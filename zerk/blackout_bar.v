==> flow/design.v <==
`default_nettype none
module blackout_bar(
    input wire Resetn,
    input wire Clock,
    input wire enable,               
    output wire [9:0] VGA_x,
    output wire [8:0] VGA_y,
    output wire [8:0] VGA_color,
    output wire VGA_write
);
    parameter XSCREEN = 640;
    parameter BAR_HEIGHT = 80;       
    parameter BLACK = 9'b000_000_000;
    parameter LANE_START_X = 120;
    parameter LANE_END_X = 520;      
    parameter IDLE = 1'd0;
    parameter DRAWING = 1'd1;
    reg state;
    reg [9:0] draw_x;
    reg [6:0] draw_y;                
    reg [22:0] refresh_counter;      
    parameter REFRESH_INTERVAL = 23'd5_000_000;   
    reg [9:0] vga_x_reg;
    reg [8:0] vga_y_reg;
    reg [8:0] vga_color_reg;
    reg vga_write_reg;
    always @(posedge Clock) begin
        if (!Resetn) begin
            state <= IDLE;
            draw_x <= LANE_START_X;
            draw_y <= 0;
            refresh_counter <= 0;
            vga_write_reg <= 0;
        end
        else if (enable) begin
            case (state)
                IDLE: begin
                    vga_write_reg <= 0;
                    if (refresh_counter < REFRESH_INTERVAL) begin
                        refresh_counter <= refresh_counter + 1;
                    end
                    else begin
                        refresh_counter <= 0;
                        draw_x <= LANE_START_X;
                        draw_y <= 0;
                        state <= DRAWING;
                    end
                end
                DRAWING: begin
                    vga_x_reg <= draw_x;
                    vga_y_reg <= {2'b00, draw_y};   
                    vga_color_reg <= BLACK;
                    vga_write_reg <= 1;
                    if (draw_x < LANE_END_X) begin
                        draw_x <= draw_x + 1;
                    end
                    else begin
                        draw_x <= LANE_START_X;
                        if (draw_y < BAR_HEIGHT - 1) begin
                            draw_y <= draw_y + 1;
                        end
                        else begin
                            draw_y <= 0;
                            vga_write_reg <= 0;
                            state <= IDLE;
                        end
                    end
                end
                default: state <= IDLE;
            endcase
        end
        else begin
            vga_write_reg <= 0;
            state <= IDLE;
        end
    end
    assign VGA_x = vga_x_reg;
    assign VGA_y = vga_y_reg;
    assign VGA_color = vga_color_reg;
    assign VGA_write = vga_write_reg;
endmodule
From RTL to reports: blackout_bar --
The steps from the RTL of blackout_bar to its reports follow in flow order. Lines are those of the file above, counted from 1. Cell names lack the library's common part. The mark - stands for no value.
Inputs: top blackout_bar, clock port Clock, library sky130hd, timing corner tt_025C_1v80

Word level --
Counts by Yosys on the flattened word-level netlist (proc, flatten, opt, wreduce; memories kept). Register bits leave out memories and registers merged into their read ports (data or address). Print and check cells are left out. Cells with the same type and inputs are merged into one.
Operators by class: add/sub/neg operators 3, $lt $le $gt $ge 3, eq/ne operators 2, mux-type cells 13, bitwise logic cells 1, reductions and logical operators 5
Operators by type and width (number):
- adder 23 x 1 -> 23 bit (second input constant) | 1
- less-than comparator 23 bit (second input constant) | 1
- two-way mux 23 bit | 1
- two-way mux 7 bit | 3
- case mux 10 bit (select 2 bit) | 1
- two-way mux 10 bit | 2
- case mux 7 bit (select 2 bit) | 1
- adder 10 x 1 -> 10 bit (second input constant) | 1
- less-than comparator 10 bit (second input constant) | 1
- adder 7 x 1 -> 7 bit (second input constant) | 1
- less-than comparator 7 bit (second input constant) | 1
- AND reduction 2 bit | 3
- AND reduction 3 bit | 2
- inequality test 2 bit (second input constant) | 2
- case mux 1 bit (select 2 bit) | 2
- two-way mux 1 bit | 3
- NOT 1 bit | 1
Storage and ports: bits in registers 59, input port bits 3, output and inout port bits 29, elaborated cells 34

Longest topological paths --
Depth = most cells in a row (Yosys ltp): at word level without a register or memory, in the mapped netlist without a sequential cell, where the memories' decode and read muxes count.
Logic depth: depth in word-level cells 4, ABC_AREA 0, gate-level depth with buffers 7, mapped depth without buffers 7

Mapped cells and area --
Yosys stat after the flow's synthesis: flattened, memories mapped to cells. It holds for the ABC_AREA given above (unset counts as 0); a run with the other value may have another netlist.
Mapped netlist: cell count 278, synthesis area 0.002645 mm^2, sequential part of the area 0.0013513 mm^2, flip-flops 59, buffers 16
Cells by type:
- dfxtp_1 | number 42, total area 840.806 um^2
- edfxtp_1 | number 17, total area 510.49 um^2
- nor2_1 | number 40, total area 150.144 um^2
- nand2_1 | number 31, total area 116.362 um^2
- xor2_1 | number 12, total area 105.101 um^2
- nand3_1 | number 18, total area 90.086 um^2
- buf_4 | number 11, total area 82.579 um^2
- xnor2_1 | number 9, total area 78.826 um^2
- a21oi_1 | number 13, total area 65.062 um^2
- o21ai_0 | number 9, total area 45.043 um^2
- and3_1 | number 7, total area 43.792 um^2
- ha_1 | number 3, total area 37.536 um^2
- or3_1 | number 6, total area 37.536 um^2
- nor3_2 | number 3, total area 30.029 um^2
- o31ai_1 | number 4, total area 30.029 um^2
- nor4_2 | number 2, total area 25.024 um^2
- nand4_1 | number 3, total area 18.768 um^2
- or2_2 | number 3, total area 18.768 um^2
Not listed: further types 30, cells in them 45.

Worst setup path after synthesis --
Path of least setup slack by OpenSTA after synthesis, without wires, with an ideal clock, recovery checks aside; 20% of the period is set as input and as output delay. Where synthesis merged equal registers, the netlist keeps one of their names.
Path post-synthesis: path kind register to register, start register refresh_counter[7], end register draw_x[4], clock period 2.72 ns, library setup time 0.127 ns, time at the first pin 0.000 ns, arrival 1.632 ns, required time 2.593 ns, setup slack 0.961 ns, path delay 1.759 ns, driving pins on the path 8, path buffers 1, synthesis period reached 1.759 ns
"path delay" is the arrival time less input delay plus setup time. "driving pins on the path": output pins that drive a net of the path, with the launching flip-flop's if there is one; two outputs of one cell count as two. "synthesis period reached" is the clock period less the worst setup slack; recovery checks do not enter. This is arithmetic on one report: input and output delays are still those of the set period (20% each). Between the ends stands the longest chain of elaborated cells between them, by number of cells; it is not shown to be the way that was timed. Of several equally long chains one is given. A line is the first line of the expression or statement that the cell stems from. Yosys adds cells for indexed reads and writes and turns some case tables into memories. A register here has more assigning lines than the two given.
On the way, post-synthesis: cells stage by stage dfxtp_1 and4b_1 and4_4 o21a_2 o21ai_2 buf_2 nor3_1 or3_1, cells in the longest elaborated chain 3, elaborated cells on any way between the ends 5, source lines of those cells 2, those cells by class compare: 1; eq/ne: 1; mux: 2; reduce/logical: 1
RTL lines, path post-synthesis:
- start, declared | RTL line 21 | reg [22:0] refresh_counter;
- start, assigned | RTL line 32 | refresh_counter <= 0;
- start, assigned | RTL line 40 | refresh_counter <= refresh_counter + 1;
- less-than comparator 23 bit | RTL line 39 | if (refresh_counter < REFRESH_INTERVAL) begin
- two-way mux 10 bit | RTL line 39
- case mux 10 bit (select 2 bit) | RTL line 36 | case (state)
- end, assigned | RTL line 30 | draw_x <= LANE_START_X;
- end, assigned | RTL line 55 | draw_x <= draw_x + 1;
- end, declared | RTL line 19 | reg [9:0] draw_x;

Timing after layout --
Path of least setup slack in the final report of stored run 2 (OpenROAD, finished layout, wires in). Where an end is a register, its clock arrival counts in the times.
Path after layout: path kind register to register, start register draw_x[5], end register draw_x[4], clock period 2.49 ns, library setup time 0.12 ns, time at the first pin 0.33 ns, arrival 2.17 ns, required time 2.71 ns, setup slack 0.54 ns, driving pins on the path 7, path buffers 0
Between the ends stands the longest chain of elaborated cells between them, by number of cells; it is not shown to be the way that was timed. Of several equally long chains one is given. A register here has more assigning lines than the two given.
On the way, after layout: cells stage by stage dfxtp_1 nor4_2 a31oi_2 and2_2 o21ai_4 nand2_2 or3_1, cells in the longest elaborated chain 3, elaborated cells on any way between the ends 3, source lines of those cells 2, those cells by class compare: 1; mux: 2
RTL lines, path after layout:
- start, declared | RTL line 19 | reg [9:0] draw_x;
- start, assigned | RTL line 30 | draw_x <= LANE_START_X;
- start, assigned | RTL line 55 | draw_x <= draw_x + 1;
- less-than comparator 10 bit | RTL line 54 | if (draw_x < LANE_END_X) begin
- two-way mux 10 bit | RTL line 54
- case mux 10 bit (select 2 bit) | RTL line 36 | case (state)
- end, assigned | RTL line 30
- end, assigned | RTL line 55
- end, declared | RTL line 19

Add stored flow runs of blackout_bar

2 stored runs of blackout_bar in the flow (synthesis by Yosys, layout by OpenROAD, sky130hd cells), in arbitrary order. Constraints: input delay and output delay 20% of the set period each, output load 0.01 pF.
"allowed time less slack (worst setup path)" is the time allowed to the run's worst setup path (the clock period less input and output delay, where it has them) less its slack. Clock arrival times count: a late capture clock shortens it, a late launch clock lengthens it.
"total power of the final layout" is the tool's figure for a default switching activity; nothing was simulated.

[stored run 1] flow files
==> flow/run.sh <==
#!/bin/bash
# the make line also repeats the synthesis and layout settings of config.mk as NAME=value (left out here)
make -C /OpenROAD-flow-scripts/flow DESIGN_CONFIG=/design/flow/config.mk WORK_HOME=/design/flow/orfs CLKGATE_MAP_FILE= finish
==> flow/config.mk <==
export PLATFORM = sky130hd
export DESIGN_NAME = blackout_bar
export DESIGN_NICKNAME = blackout_bar
export VERILOG_FILES = /design/flow/design.v
export SDC_FILE = /design/flow/constraint.sdc
export NUM_CORES = 4
export LEC_CHECK = 0
export CAP_MARGIN = 20
export CELL_PAD_IN_SITES_DETAIL_PLACEMENT = 2
export CORE_ASPECT_RATIO = 0.54
export CORE_MARGIN = 2
export CORE_UTILIZATION = 53
export CTS_CLUSTER_DIAMETER = 202
export CTS_CLUSTER_SIZE = 46
export GPL_TIMING_DRIVEN = 1
export MAX_ROUTING_LAYER = met4
export PLACE_DENSITY_LB_ADDON = 0.11
export SETUP_SLACK_MARGIN = 0.87
export SLEW_MARGIN = 5
==> flow/constraint.sdc <==
create_clock -name core_clock -period 2.96 [get_ports {Clock}]
set_input_delay 0.5920 -clock core_clock [delete_from_list [all_inputs] [get_ports {Clock}]]
set_output_delay 0.5920 -clock core_clock [all_outputs]
set_load 0.01 [all_outputs]

[stored run 1] result: not finished: placement ended with error DPL-0033

[stored run 2] flow files
==> flow/run.sh <==
#!/bin/bash
# the make line also repeats the synthesis and layout settings of config.mk as NAME=value (left out here)
make -C /OpenROAD-flow-scripts/flow DESIGN_CONFIG=/design/flow/config.mk WORK_HOME=/design/flow/orfs CLKGATE_MAP_FILE= finish
==> flow/config.mk <==
export PLATFORM = sky130hd
export DESIGN_NAME = blackout_bar
export DESIGN_NICKNAME = blackout_bar
export VERILOG_FILES = /design/flow/design.v
export SDC_FILE = /design/flow/constraint.sdc
export NUM_CORES = 4
export LEC_CHECK = 0
export CAP_MARGIN = 20
export CELL_PAD_IN_SITES_GLOBAL_PLACEMENT = 3
export CORE_ASPECT_RATIO = 0.63
export CORE_MARGIN = 2
export CORE_UTILIZATION = 20
export GPL_TIMING_DRIVEN = 0
export PLACE_DENSITY = 0.77
export SETUP_SLACK_MARGIN = 0.55
export SLEW_MARGIN = 30
==> flow/constraint.sdc <==
create_clock -name core_clock -period 2.49 [get_ports {Clock}]
set_input_delay 0.4980 -clock core_clock [delete_from_list [all_inputs] [get_ports {Clock}]]
set_output_delay 0.4980 -clock core_clock [all_outputs]
set_load 0.01 [all_outputs]

[stored run 2] result: total power of the final layout 2.376 mW; chip area after synthesis (Yosys) 0.002645 mm^2; smallest setup slack 0.539 ns; std-cell area (final layout) 0.0036185 mm^2; summed negative setup slack 0.000 ns; worst hold slack after layout 0.483 ns; total die area 0.0141858 mm^2; allowed time less slack (worst setup path) 1.95 ns; kind of the worst setup path register to register
