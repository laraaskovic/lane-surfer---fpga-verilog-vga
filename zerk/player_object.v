==> flow/design.v <==
`default_nettype none   
module player_object(
    input wire Resetn,
    input wire Clock,
    input wire move_left,
    input wire move_right,
    output reg [2:0] player_lane,        
    output wire [nX-1:0] VGA_x,          
    output wire [nY-1:0] VGA_y,          
    output wire [COLOR_DEPTH-1:0] VGA_color,   
    output wire VGA_write                
);
    parameter nX = 10;           
    parameter nY = 9;            
    parameter COLOR_DEPTH = 9;  
    parameter XSCREEN = 640;
    parameter YSCREEN = 480;
    parameter NUM_LANES = 5;  
    parameter LANE_WIDTH = 80;
    parameter LANE_START_X = 120;  
    parameter PLAYER_WIDTH = 60;  
    parameter PLAYER_HEIGHT = 60;
    parameter PLAYER_Y_POS = 360;
    parameter PLAYER_COLOR = 9'b000_111_111;   
    parameter ERASE_COLOR  = 9'b111_111_111;   
    parameter INIT = 3'd0;  
    parameter DRAW_INITIAL = 3'd1;
    parameter IDLE = 3'd2;  
    parameter ERASE = 3'd3;  
    parameter DRAW = 3'd4;
    reg [2:0] state;  
    reg [2:0] target_lane;  
    reg [nX-1:0] player_x_pos;  
    reg [nX-1:0] prev_x_pos;  
    reg [5:0] pixel_x;
    reg [5:0] pixel_y;
    reg [nX-1:0] vga_x_reg;
    reg [nY-1:0] vga_y_reg;
    reg [COLOR_DEPTH-1:0] vga_color_reg;  
    reg vga_write_reg;  
    reg input_handled;  
    function [nX-1:0] lane_to_x;
        input [2:0] lane;  
        begin
            lane_to_x = LANE_START_X + (lane * LANE_WIDTH) + ((LANE_WIDTH - PLAYER_WIDTH) / 2);
        end
    endfunction
    always @(posedge Clock) begin
        if (!Resetn) begin
            state <= INIT;
            player_lane <= 3'd2;  
            player_x_pos <= lane_to_x(3'd2);  
            prev_x_pos <= lane_to_x(3'd2);   
            pixel_x <= 0;  
            pixel_y <= 0;
            vga_write_reg <= 0;
            vga_color_reg <= PLAYER_COLOR;
            input_handled <= 0;
        end
        else begin
            case (state)
                INIT: begin
                    pixel_x <= 0;
                    pixel_y <= 0;
                    vga_write_reg <= 0;
                    state <= DRAW_INITIAL;
                end
                DRAW_INITIAL: begin
                    vga_x_reg <= player_x_pos + pixel_x;
                    vga_y_reg <= PLAYER_Y_POS + pixel_y;
                    vga_color_reg <= PLAYER_COLOR;
                    vga_write_reg <= 1;
                    if (pixel_x < PLAYER_WIDTH - 1)
                        pixel_x <= pixel_x + 1;   
                    else begin
                        pixel_x <= 0;
                        if (pixel_y < PLAYER_HEIGHT - 1)
                            pixel_y <= pixel_y + 1;
                        else begin
                            pixel_y <= 0;
                            vga_write_reg <= 0;
                            state <= IDLE;  
                        end
                    end
                end
                IDLE: 
                begin
                    vga_write_reg <= 0;  
                    if (!input_handled)  
                    begin
                        if (move_left && player_lane > 0) begin
                            prev_x_pos <= player_x_pos;
                            player_lane <= player_lane - 1;
                            player_x_pos <= lane_to_x(player_lane - 1);
                            pixel_x <= 0;  
                            pixel_y <= 0;
                            input_handled <= 1;
                            state <= ERASE;  
                        end
                        else if (move_right && player_lane < NUM_LANES - 1) begin
                            prev_x_pos <= player_x_pos;
                            player_lane <= player_lane + 1;
                            player_x_pos <= lane_to_x(player_lane + 1);
                            pixel_x <= 0;
                            pixel_y <= 0;
                            input_handled <= 1;
                            state <= ERASE;
                        end
                    end
                    if (!move_left && !move_right)
                        input_handled <= 0;
                end
                ERASE: begin
                    vga_x_reg <= prev_x_pos + pixel_x;
                    vga_y_reg <= PLAYER_Y_POS + pixel_y;
                    vga_color_reg <= ERASE_COLOR;
                    vga_write_reg <= 1;
                    if (pixel_x < PLAYER_WIDTH - 1)
                        pixel_x <= pixel_x + 1;
                    else begin
                        pixel_x <= 0;
                        if (pixel_y < PLAYER_HEIGHT - 1)
                            pixel_y <= pixel_y + 1;
                        else begin
                            pixel_y <= 0;
                            vga_write_reg <= 0;
                            state <= DRAW;  
                        end
                    end
                end
                DRAW:   
                begin
                    vga_x_reg <= player_x_pos + pixel_x;
                    vga_y_reg <= PLAYER_Y_POS + pixel_y;
                    vga_color_reg <= PLAYER_COLOR;
                    vga_write_reg <= 1;
                    if (pixel_x < PLAYER_WIDTH - 1)
                        pixel_x <= pixel_x + 1;
                    else begin
                        pixel_x <= 0;
                        if (pixel_y < PLAYER_HEIGHT - 1)
                            pixel_y <= pixel_y + 1;
                        else begin
                            pixel_y <= 0;
                            vga_write_reg <= 0;
                            state <= IDLE;
                        end
                    end
                end
                default: state <= INIT;
            endcase
        end
    end
    assign VGA_x = vga_x_reg;
    assign VGA_y = vga_y_reg;
    assign VGA_color = vga_color_reg;
    assign VGA_write = vga_write_reg;
endmodule
**Step by step through the tools: player_object**

What the tools print for player_object, step after step.
Line numbers count from 1 in the design file above.
A cell with n/a has no value.

- Top: player_object
- Clock: Clock
- Cell library: sky130hd
- Timing corner: tt_025C_1v80

**Elaborated design**

Yosys after proc, flatten, opt, wreduce and memory -nomap, before mapping. Memory bits, and registers merged into a memory's read port (data or address), are not among the register bits. Print and check cells are not counted. Equal cells are merged and count once.

- Output and inout bits: 32
- Bits of input ports: 4
- Word-level cells: 90
- Register bits after elaboration: 68

- Bitwise gates (word level): 1
- Order comparisons: 4
- Multipliers: 2
- Add/subtract/negate cells: 11
- Reduce/logical cells: 19
- Equality and inequality tests: 11
- Muxes and demuxes: 31

Operators by type and width:

| cell | number |
|---|---|
| 2-to-1 mux 10 bit | 4 |
| multiplier 3 x 3 -> 6 bit (second input constant) | 2 |
| parallel mux 6 bit (select 3 bit) | 2 |
| 2-to-1 mux 6 bit | 6 |
| 2-to-1 mux 3 bit | 9 |
| adder 10 x 4 -> 10 bit (second input constant) | 2 |
| adder 10 x 6 -> 10 bit | 2 |
| adder 7 x 10 -> 10 bit (first input constant) | 2 |
| parallel mux 10 bit (select 2 bit) | 1 |
| parallel mux 9 bit (select 2 bit) | 1 |
| != test 2 bit (second input constant) | 6 |
| adder 6 x 1 -> 6 bit (second input constant) | 2 |
| less-than comparator 6 bit (second input constant) | 2 |
| parallel mux 3 bit (select 4 bit) | 1 |
| adder 9 x 6 -> 9 bit (first input constant) | 1 |
| equality test 3 x 2 -> 1 bit (second input constant) | 2 |
| AND reduction 3 bit | 2 |
| AND reduction 6 bit | 1 |
| 2-to-1 mux 1 bit | 6 |
| nonzero test 5 bit | 1 |
| AND reduction 2 bit | 2 |
| nonzero test 2 bit | 2 |
| OR reduction 2 bit | 2 |
| AND reduction 4 bit | 1 |
| nonzero test 4 bit | 1 |
| logical AND 1 bit | 3 |
| adder 3 x 1 -> 3 bit (second input constant) | 1 |
| subtractor 3 x 1 -> 3 bit (second input constant) | 1 |

Other operator kinds: 10; their cells: 11.

**Longest topological paths**

Longest topological path by Yosys (ltp), each cell counted once; first at word level (registers and memories cut), then after technology mapping (sequential cells cut; the memories' decode and read muxes count).

- Word-level depth: 6
- ABC_AREA: 0
- Mapped depth: 9
- Depth with buffers taken out: 8

**Synthesis result**

Source: synth_stat.txt of the flow (Yosys; design flattened, memories mapped). It holds for the ABC_AREA given above (unset counts as 0); a run with the other value may have another netlist.

- Mapped area: 2807.7 µm²
- Buffer cells: 26
- Flip-flop cells: 51
- Cell count: 274
- Sequential area: 1201.2 µm²

Cells by type:

| type | number | area in all (µm²) |
|---|---|---|
| sky130_fd_sc_hd__dfxtp_1 | 33 | 660.634 |
| sky130_fd_sc_hd__edfxtp_1 | 18 | 540.518 |
| sky130_fd_sc_hd__ha_1 | 13 | 162.656 |
| sky130_fd_sc_hd__buf_4 | 14 | 105.101 |
| sky130_fd_sc_hd__xnor2_1 | 9 | 78.826 |
| sky130_fd_sc_hd__nand2_1 | 19 | 71.318 |
| sky130_fd_sc_hd__a21oi_1 | 12 | 60.058 |
| sky130_fd_sc_hd__mux2i_1 | 6 | 60.058 |
| sky130_fd_sc_hd__o31ai_1 | 7 | 52.55 |
| sky130_fd_sc_hd__inv_1 | 13 | 48.797 |
| sky130_fd_sc_hd__nor2_1 | 11 | 41.29 |
| sky130_fd_sc_hd__fa_1 | 2 | 40.038 |
| sky130_fd_sc_hd__a211oi_1 | 5 | 37.536 |
| sky130_fd_sc_hd__nand4_1 | 6 | 37.536 |
| sky130_fd_sc_hd__nand3_1 | 7 | 35.034 |
| sky130_fd_sc_hd__o21ai_0 | 7 | 35.034 |
| sky130_fd_sc_hd__o32ai_1 | 4 | 35.034 |
| sky130_fd_sc_hd__o41ai_2 | 2 | 32.531 |

Other cell types: 48; their cells: 86.

**Worst setup path after synthesis**

OpenSTA on the mapped netlist: ideal clock, no wires. The path of least setup slack (recovery checks aside). Input and output delay are each 20% of the period. Register names are those of the netlist, which keeps one name where synthesis merged equal registers.

- Path type: register to register
- From: register state
- To: register vga_x_reg[9]
- Delay of the path: 2.248 ns
- Launch time at the first pin: 0.000 ns
- Data required time: 2.571 ns
- Arrival: 1.979 ns
- Setup slack: 0.593 ns
- Driving pins on the path: 9
- Period: 2.84 ns
- Setup time: 0.269 ns
- Buffers on the path: 1
- Period reached after synthesis: 2.247 ns

"delay of the path" = arrival - input delay + setup time.
"driving pins on the path" counts driving pins, that of a launching flip-flop among them; a cell with two outputs on the path counts twice.
"period reached after synthesis" is the clock period less the worst setup slack; recovery checks do not enter. This is arithmetic on one report: input and output delays are still those of the set period (20% each).
Where an end lacks its bit number, it is one bit of the signal, or one of the new flip-flops if synthesis recoded a state register.
At most two assigning lines are given for a register; there are more.

- Cells stage by stage: sky130_fd_sc_hd__dfxtp_1 sky130_fd_sc_hd__nor2_1 sky130_fd_sc_hd__clkbuf_1 sky130_fd_sc_hd__o21ai_0 sky130_fd_sc_hd__ha_1 sky130_fd_sc_hd__nand4_1 sky130_fd_sc_hd__a221oi_1 sky130_fd_sc_hd__xnor2_1 sky130_fd_sc_hd__mux2i_1

Ends and longest elaborated chain, after synthesis:

| what | RTL line | RTL |
|---|---|---|
| start: declaration | 31 | `reg [2:0] state;` |
| start: assignment | 50 | `state <= INIT;` |
| start: assignment | 66 | `state <= DRAW_INITIAL;` |
| end: assignment | 69 | `vga_x_reg <= player_x_pos + pixel_x;` |
| end: assignment | 114 | `vga_x_reg <= prev_x_pos + pixel_x;` |
| end: declaration | 37 | `reg [nX-1:0] vga_x_reg;` |

No chain of elaborated cells between the ends is given.

**Path in the finished layout**

From the final timing report of job 1: the path of least setup slack in the routed layout; clock arrival at registers is part of the times.

- Path type: register to register
- From: register state
- To: register vga_x_reg[7]
- Data required time: 2.37 ns
- Driving pins on the path: 9
- Period: 2.32 ns
- Launch time at the first pin: 0.30 ns
- Buffers on the path: 1
- Setup time: 0.24 ns
- Arrival: 2.06 ns
- Setup slack: 0.31 ns

Where an end lacks its bit number, it is one bit of the signal, or one of the new flip-flops if synthesis recoded a state register.
At most two assigning lines are given for a register; there are more.

- Cells stage by stage: sky130_fd_sc_hd__dfxtp_4 sky130_fd_sc_hd__nor2_4 sky130_fd_sc_hd__o21ai_2 sky130_fd_sc_hd__ha_4 sky130_fd_sc_hd__nand4_1 sky130_fd_sc_hd__buf_4 sky130_fd_sc_hd__a21boi_2 sky130_fd_sc_hd__xnor2_1 sky130_fd_sc_hd__mux2i_1

Ends and longest elaborated chain, after layout:

| what | RTL line | RTL |
|---|---|---|
| start: declaration | 31 | `reg [2:0] state;` |
| start: assignment | 50 | `state <= INIT;` |
| start: assignment | 66 | `state <= DRAW_INITIAL;` |
| end: assignment | 69 | `vga_x_reg <= player_x_pos + pixel_x;` |
| end: assignment | 114 | `vga_x_reg <= prev_x_pos + pixel_x;` |
| end: declaration | 37 | `reg [nX-1:0] vga_x_reg;` |

No chain of elaborated cells between the ends is given.

Appendix: measured runs

2 stored runs of player_object in the flow (synthesis by Yosys, layout by OpenROAD, sky130hd cells), in arbitrary order. Constraints: input delay and output delay 20% of the set period each, output load 0.01 pF.
"power consumption" is the tool's figure for a default switching activity; nothing was simulated.

### Job 1

Settings: `period_ns=2.32`, `SETUP_SLACK_MARGIN=0.33`, `CAP_MARGIN=20`, `CORE_MARGIN=2`, `CORE_UTILIZATION=40`, `SLEW_MARGIN=20`

- Setup slack of the worst path: 0.309 ns
- Post-route worst hold slack: 0.475 ns
- Final setup TNS: 0.000 ns
- Chip area after synthesis (Yosys): 2807.7 µm²
- Die area: 7705.3 µm²
- Power consumption: 1581 µW
- Standard-cell area of the final layout: 3537.1 µm²

### Job 2

Settings: `period_ns=1.93`, `CORE_UTILIZATION=27`, `SETUP_SLACK_MARGIN=0.27`, `PLACE_DENSITY_LB_ADDON=0.24`, `CORE_ASPECT_RATIO=0.58`, `CELL_PAD_IN_SITES_GLOBAL_PLACEMENT=1`, `CTS_CLUSTER_DIAMETER=213`, `CAP_MARGIN=20`, `CORE_MARGIN=2`, `SLEW_MARGIN=20`

- Setup slack of the worst path: -0.100 ns
- Post-route worst hold slack: 0.472 ns
- Final setup TNS: -0.189 ns
- Chip area after synthesis (Yosys): 2807.7 µm²
- Die area: 11260.9 µm²
- Power consumption: 2242 µW
- Standard-cell area of the final layout: 4204.0 µm²
