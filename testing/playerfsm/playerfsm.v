==> flow/design.v <==
module playerfsm (
    input clk,
    input reset,
    input left,
    input right,
    output reg [2:0] lane,  
    output reg [4:0] led_pos
);
    parameter IDLE = 2'b00,
              MOVE_LEFT = 2'b01,
              MOVE_RIGHT = 2'b10;
    reg [1:0] state, next_state;
    reg left_d, right_d;
    wire left_edge = left & ~left_d;
    wire right_edge = right & ~right_d;
    always @(posedge clk) begin
        left_d <= left;
        right_d <= right;
    end
    always @(posedge clk or posedge reset) begin
        if (reset)
            state <= IDLE;
        else
            state <= next_state;
    end
    always @(*) begin
        next_state = state;
        case (state)
            IDLE: begin
                if (left_edge && lane > 0)
                    next_state = MOVE_LEFT;
                else if (right_edge && lane < 4)
                    next_state = MOVE_RIGHT;
            end
            MOVE_LEFT,
            MOVE_RIGHT: next_state = IDLE;
        endcase
    end
    always @(posedge clk or posedge reset) begin
        if (reset)
            lane <= 3'd2;
        else if (state == MOVE_LEFT && lane > 0)
            lane <= lane - 1;
        else if (state == MOVE_RIGHT && lane < 4)
            lane <= lane + 1;
    end
    always @(*) begin
        led_pos = 5'b00001 << lane;
    end
endmodule
**From RTL to reports: playerfsm**

What the tools print for playerfsm, step after step.
Line numbers count from 1 in the design file above.
Operators carry their Yosys type and port widths (W data, S select, Z words).
Cell names lack the library's common part.
A cell with -- has no value.

- Top: playerfsm
- Clock port: clk
- Cell library: sky130hd
- Timing corner: tt_025C_1v80

**Elaborated design**

Source: Yosys, flattened and elaborated, memories not mapped. Widths are those after wreduce. Registers that Yosys merges into a memory's read port (data or address) are not register bits. Print and check cells do not count. Equal cells are merged and count once.

- $add $sub $neg: 2
- Magnitude comparators: 2
- Equality and inequality tests: 3
- Shift-type cells: 1
- Multiplexer cells: 5
- Bitwise logic cells: 4
- Reduce/logical cells: 9

Operators with widths:

| operator | count |
|---|---|
| $mux W3 | 2 |
| $shl A1 B3 Y5 const A | 1 |
| $logic_and A1 B1 Y1 | 4 |
| $reduce_bool A2 Y1 | 2 |
| $pmux W2 S2 | 1 |
| $mux W2 | 2 |
| $add A3 B1 Y3 const B | 1 |
| $sub A3 B1 Y3 const B | 1 |
| $gt A3 B1 Y1 const B | 1 |
| $lt A3 B3 Y1 const B | 1 |
| $ne A3 B3 Y1 const B | 1 |
| $and A1 B1 Y1 | 2 |
| $not A1 Y1 | 2 |
| $eq A2 B1 Y1 const B | 1 |
| $eq A2 B2 Y1 const B | 1 |
| $logic_not A2 Y1 | 1 |
| $reduce_and A2 Y1 | 1 |
| $reduce_or A2 Y1 | 1 |

- Bits in registers: 7
- Input bits: 4
- Output and inout bits: 8
- Word-level cells: 30

**Logic depth**

Longest topological path by Yosys (ltp), each cell counted once; first at word level (registers and memories cut), then after technology mapping (sequential cells cut; the memories' decode and read muxes count).

- Depth after elaboration: 6
- ABC_AREA: 1
- Gate-level depth with buffers: 9
- Gate-level depth less buffers: 9

**After synthesis**

Source: synth_stat.txt of the flow (Yosys; design flattened, memories mapped). It holds for the ABC_AREA given above (unset counts as 0); a run with the other value may have another netlist.

- Cell count: 46
- Cell area after synthesis: 395.4 µm²
- Area of sequential cells: 192.7 µm²
- Flip-flops: 8
- Buffers: 0

Cell types:

| type | count | total area (µm²) |
|---|---|---|
| dfrtp_1 | 4 | 100.096 |
| dfstp_2 | 2 | 52.55 |
| dfxtp_1 | 2 | 40.038 |
| nand2_4 | 3 | 33.782 |
| inv_1 | 8 | 30.029 |
| nand2_1 | 8 | 30.029 |
| nor2_1 | 6 | 22.522 |
| fa_1 | 1 | 20.019 |
| nor3_1 | 4 | 20.019 |
| nand3_1 | 2 | 10.01 |
| xor2_1 | 1 | 8.758 |
| nand3b_1 | 1 | 7.507 |
| nor2_2 | 1 | 6.256 |
| a21oi_1 | 1 | 5.005 |
| o21ai_1 | 1 | 5.005 |
| inv_2 | 1 | 3.754 |

**Worst setup path after synthesis**

Source: OpenSTA report_checks on the synthesized netlist (no wires, ideal clock, input and output delay 20% of the period each), path of least setup slack; recovery checks are left aside. Register names are those of the netlist, which keeps one name where synthesis merged equal registers.

- Kind: reg2reg
- Start: register lane[1]
- End: register lane[2]
- Period: 2.1 ns
- Library setup time: 0.071 ns
- Time at the first pin: 0.000 ns
- Data arrival time: 1.483 ns
- Required time: 2.029 ns
- Setup slack: 0.546 ns
- Path delay: 1.554 ns
- Stages on the path: 10
- Path buffers: 0
- Synthesis period reached: 1.554 ns

"path delay" is the arrival time less input delay plus setup time.
"stages on the path" counts driving pins, that of a launching flip-flop among them; a cell with two outputs on the path counts twice.
"synthesis period reached" is the clock period less the worst setup slack; recovery checks do not enter. This is arithmetic on one report: input and output delays are still those of the set period (20% each).
The rows between start and end are the longest chain of elaborated cells between them; the timing report does not say that the signal goes this way. Where chains are equally long, one stands for them.
Each line given opens the expression or statement behind the cell; cells for indexed reads and writes are added by Yosys, which also makes memories of some case tables.
A register here has more assigning lines than the two given.

- Cells stage by stage: dfstp_2 > nor2_2 > nand2_4 > nand2_4 > fa_1 > inv_1 > nand2_1 > a21oi_1 > nor2_1 > nor2_1
- Length of the longest elaborated chain: 4
- Elaborated cells between the ends (all ways): 9
- Classes of those cells: add/sub (2); compare (2); mux (2); reduce/logical (3)

Ends and longest elaborated chain, post-synthesis:

| item | line | RTL |
|---|---|---|
| from (decl) | 6 | `output reg [2:0] lane,` |
| from (assign) | 43 | `lane <= lane - 1;` |
| from (assign) | 45 | `lane <= lane + 1;` |
| $lt A3 B3 Y1 | 44 | `else if (state == MOVE_RIGHT && lane < 4)` |
| $logic_and A1 B1 Y1 | 44 |  |
| $mux W3 | 44 |  |
| $mux W3 | 42 | `else if (state == MOVE_LEFT && lane > 0)` |
| to (assign) | 43 |  |
| to (assign) | 45 |  |
| to (decl) | 6 |  |

playerfsm on sky130hd: 2 stored runs with different settings, listed in no order. Input and output delays are each 20% of the period that was set; the output load is 0.01 pF.
Settings: - = not set for that run.

| setting or result | record 1 | record 2 |
|---|---|---|
| period_ns | 1.3 | 1.72 |
| CORE_UTILIZATION | 53 | 57 |
| SETUP_SLACK_MARGIN | 0.06 | - |
| PLACE_DENSITY_LB_ADDON | 0.11 | 0.26 |
| CORE_ASPECT_RATIO | 1.34 | - |
| CELL_PAD_IN_SITES_DETAIL_PLACEMENT | 1 | 2 |
| ABC_AREA | 1 | - |
| GPL_TIMING_DRIVEN | 1 | - |
| CTS_CLUSTER_SIZE | 99 | - |
| CAP_MARGIN | 35 | 20 |
| SLEW_MARGIN | 10 | 20 |
| CORE_MARGIN | 2 | 3 |
| TNS_END_PERCENT | - | 90 |
| MAX_ROUTING_LAYER | - | met5 |

Record 1: no results, floorplanning failed with PDN-0185
Record 2: no results, floorplanning failed with PDN-0185
